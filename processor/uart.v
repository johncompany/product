==> flow/design.v <==
module uart(
   uart_tx,      
   uart_wr_i,    
   uart_dat_i,   
   sys_clk_i,    
   sys_rstn_i     
);
  input uart_wr_i;
  input [7:0] uart_dat_i;
  input sys_clk_i;
  input sys_rstn_i;
  output uart_tx;
  reg [3:0] bitcount;
  reg [8:0] shifter;
  reg uart_tx;
  wire uart_busy = |bitcount[3:1];
  wire sending = |bitcount;
  reg [28:0] d;
  wire [28:0] dInc = d[28] ? (115200) : (115200 - 10000000);
  wire [28:0] dNxt = d + dInc;
  always @(posedge sys_clk_i or negedge sys_rstn_i) begin
    if (!sys_rstn_i) begin
        d <= 29'b0;
    end else begin
        d <= dNxt;
    end
  end
  wire ser_clk = ~d[28];  
  always @(posedge sys_clk_i or negedge sys_rstn_i)
  begin
    if (!sys_rstn_i) begin
      uart_tx <= 1;
      bitcount <= 0;
      shifter <= 0;
    end else begin
      if (uart_wr_i & ~uart_busy) begin
        shifter <= { uart_dat_i[7:0], 1'h0 };
        bitcount <= (1 + 8 + 2);
      end
      if (sending & ser_clk) begin
        { shifter, uart_tx } <= { 1'h1, shifter };
        bitcount <= bitcount - 1;
      end
    end
  end
endmodule
### From RTL to reports: uart

Tool output for the design above, in the order of the flow.
Line numbers count from 1 in the design file above.
Operators: Yosys type, input widths -> output width; for muxes data width and select width s.
Cell names lack the library's common part.
A cell with -- has no value.

| inputs | value |
|---|---|
| top module | uart |
| clock input | sys_clk_i |
| standard-cell library | sky130hd |
| library corner | tt_025C_1v80 |

### After elaboration

Yosys after proc, flatten, opt, wreduce and memory -nomap, before mapping. Memory bits, and registers merged into a memory's read port (data or address), are not among the register bits. Print and check cells are not counted. Equal cells are merged and count once.

| cells by class | value |
|---|---|
| add/subtract/negate cells | 2 |
| mux-type cells | 5 |
| bitwise gates (word level) | 4 |
| reductions and logical operators | 3 |

Operators with widths:

| cell | number |
|---|---|
| $add 29x29->29 | 1 |
| $mux 29 | 1 |
| $mux 9 | 2 |
| $mux 4 | 2 |
| $sub 4x1->4 const B | 1 |
| $reduce_or 4->1 | 1 |
| $reduce_or 3->1 | 1 |
| $and 1x1->1 | 2 |
| $not 1->1 | 2 |
| $reduce_bool 2->1 | 1 |

| word-level totals | value |
|---|---|
| register bits | 43 |
| output and inout port bits | 1 |
| elaborated cells | 18 |

### Logic depth

Depth = most cells in a row (Yosys ltp): at word level without a register or memory, in the mapped netlist without a sequential cell, where the memories' decode and read muxes count.

| depth | value |
|---|---|
| word-level depth | 5 |
| ABC_AREA | 0 |
| gate-level depth with buffers | 8 |
| gate-level depth less buffers | 8 |

### After synthesis

Source: synth_stat.txt of the flow (Yosys; design flattened, memories mapped). It holds for the ABC_AREA given above (unset counts as 0); a run with the other value may have another netlist.

| synthesis totals | value |
|---|---|
| standard cells after synthesis | 183 |
| mapped area | 1983.2 um^2 |
| mapped flip-flops | 36 |
| buffer cells | 4 |

Cells by type:

| cell | number |
|---|---|
| dfrtp_1 | 35 |
| ha_1 | 15 |
| xnor2_1 | 13 |
| nand2_1 | 21 |
| mux2i_1 | 7 |
| o21ai_0 | 14 |
| xor2_1 | 6 |
| a21oi_1 | 8 |
| a2bb2oi_4 | 1 |
| dfstp_2 | 1 |
| inv_1 | 6 |
| fa_1 | 1 |
| nor3_1 | 4 |
| a31oi_1 | 3 |
| and3_1 | 3 |
| nor2_1 | 5 |
| a211o_1 | 2 |
| a41oi_2 | 1 |

Other cell types: 31; their cells: 37.

### Worst setup path after synthesis

OpenSTA on the mapped netlist: ideal clock, no wires. The path of least setup slack (recovery checks aside). Input and output delay are each 20% of the period. Register names are those of the netlist, which keeps one name where synthesis merged equal registers.

| path after synthesis | value |
|---|---|
| path kind | register to register |
| from | register d[28] |
| to | register d[21] |
| clock period | 4.54 ns |
| data arrival time | 2.006 ns |
| required time | 4.415 ns |
| slack | 2.410 ns |
| path delay | 2.131 ns |
| stages | 9 |
| buffers on the path | 0 |
| synthesis period reached | 2.13 ns |

"path delay" = arrival - input delay + setup time.
"stages" counts driving pins, that of a launching flip-flop among them; a cell with two outputs on the path counts twice.
"synthesis period reached" = period - worst setup slack (recovery checks aside). The figure is calculated, with input and output delays left at 20% of the set period.
The rows between start and end are the longest chain of elaborated cells between them; the timing report does not say that the signal goes this way. Where chains are equally long, one stands for them.
Each line given opens the expression or statement behind the cell; cells for indexed reads and writes are added by Yosys, which also makes memories of some case tables.

| on the way, after synthesis | value |
|---|---|
| path through | dfrtp_1 > inv_1 > ha_1 > fa_1 > o211ai_2 > a2111o_1 > a21boi_1 > o21ai_1 > xnor2_1 |
| cells in the longest elaborated chain | 2 |

Ends and longest elaborated chain, after synthesis:

| what | line | source |
|---|---|---|
| from (decl) | 18 | `reg [28:0] d;` |
| from (assign) | 23 | `d <= 29'b0;` |
| from (assign) | 25 | `d <= dNxt;` |
| $mux 29 | 19 | `wire [28:0] dInc = d[28] ? (115200) : (115200 - 10000000);` |
| $add 29x29->29 | 20 | `wire [28:0] dNxt = d + dInc;` |
| to (assign) | 23 |  |
| to (assign) | 25 |  |
| to (decl) | 18 |  |

### Timing after layout

Path of least setup slack in the final report of flow run A (OpenROAD, finished layout, wires in). Where an end is a register, its clock arrival counts in the times.

| path post-layout | value |
|---|---|
| path kind | register to register |
| from | register d[28] |
| to | register d[25] |
| clock period | 1.96 ns |
| data arrival time | 2.21 ns |
| required time | 2.17 ns |
| slack | -0.04 ns |
| stages | 8 |
| buffers on the path | 0 |

The rows between start and end are the longest chain of elaborated cells between them; the timing report does not say that the signal goes this way. Where chains are equally long, one stands for them.

| on the way, post-layout | value |
|---|---|
| path through | dfrtp_2 > clkinv_4 > ha_1 > o211ai_4 > a221oi_4 > o22ai_4 > o21bai_1 > xor2_1 |
| cells in the longest elaborated chain | 2 |

Ends and longest elaborated chain, post-layout:

| what | line | source |
|---|---|---|
| from (decl) | 18 | `reg [28:0] d;` |
| from (assign) | 23 | `d <= 29'b0;` |
| from (assign) | 25 | `d <= dNxt;` |
| $mux 29 | 19 | `wire [28:0] dInc = d[28] ? (115200) : (115200 - 10000000);` |
| $add 29x29->29 | 20 | `wire [28:0] dNxt = d + dInc;` |
| to (assign) | 23 |  |
| to (assign) | 25 |  |
| to (decl) | 18 |  |

Add stored flow runs of uart

Flow measurements of uart on sky130hd: 2 stored runs with different settings, listed in no order. Input and output delays are each 20% of the period that was set; the output load is 0.01 pF.
By "period achieved" is meant the clock period of the run minus its worst setup slack. This is arithmetic on one report: input and output delays are still those of the set period (20% each).
"time of the worst setup path" is the time allowed to the run's worst setup path (the clock period less input and output delay, where it has them) less its slack. Clock arrival times count: a late capture clock shortens it, a late launch clock lengthens it.
By "power consumption" is meant OpenSTA's value without simulated activity: inputs other than the clock are taken to toggle once in ten clock periods, and the tool carries that through the logic.
A setting shown as -- is not set for that run.

| run name | period_ns | CORE_UTILIZATION | PLACE_DENSITY_LB_ADDON | HOLD_SLACK_MARGIN | CORE_ASPECT_RATIO | CORE_MARGIN | CELL_PAD_IN_SITES_GLOBAL_PLACEMENT | CTS_CLUSTER_SIZE | CTS_CLUSTER_DIAMETER | CAP_MARGIN | SLEW_MARGIN | MIN_ROUTING_LAYER | time of the worst setup path (ns) | worst setup path kind | post-route setup TNS (ns) | utilization (%) | area of the synthesized netlist (um^2) | standard-cell area after routing (um^2) | period achieved (ns) | smallest setup slack (ns) | power consumption (uW) | die area (um^2) |
|---|---|---|---|---|---|---|---|---|---|---|---|---|---|---|---|---|---|---|---|---|---|---|
| flow run A | 1.96 | 31 | 0.2 | 0.08 | 1.43 | 9 | 2 | 84 | 212 | 10 | 10 | met2 | 2.00 | register to register | -0.078 | 43.0 | 1983.2 | 2631.3 | 2.000 | -0.040 | 1671 | 9646.8 |
| flow run B | 3.64 | 40 | -- | -- | -- | 2 | -- | -- | -- | 20 | 20 | -- | 2.45 | register to register | 0.000 | 48.3 | 1983.2 | 2295.9 | 2.453 | 1.187 | 929.4 | 5536.9 |
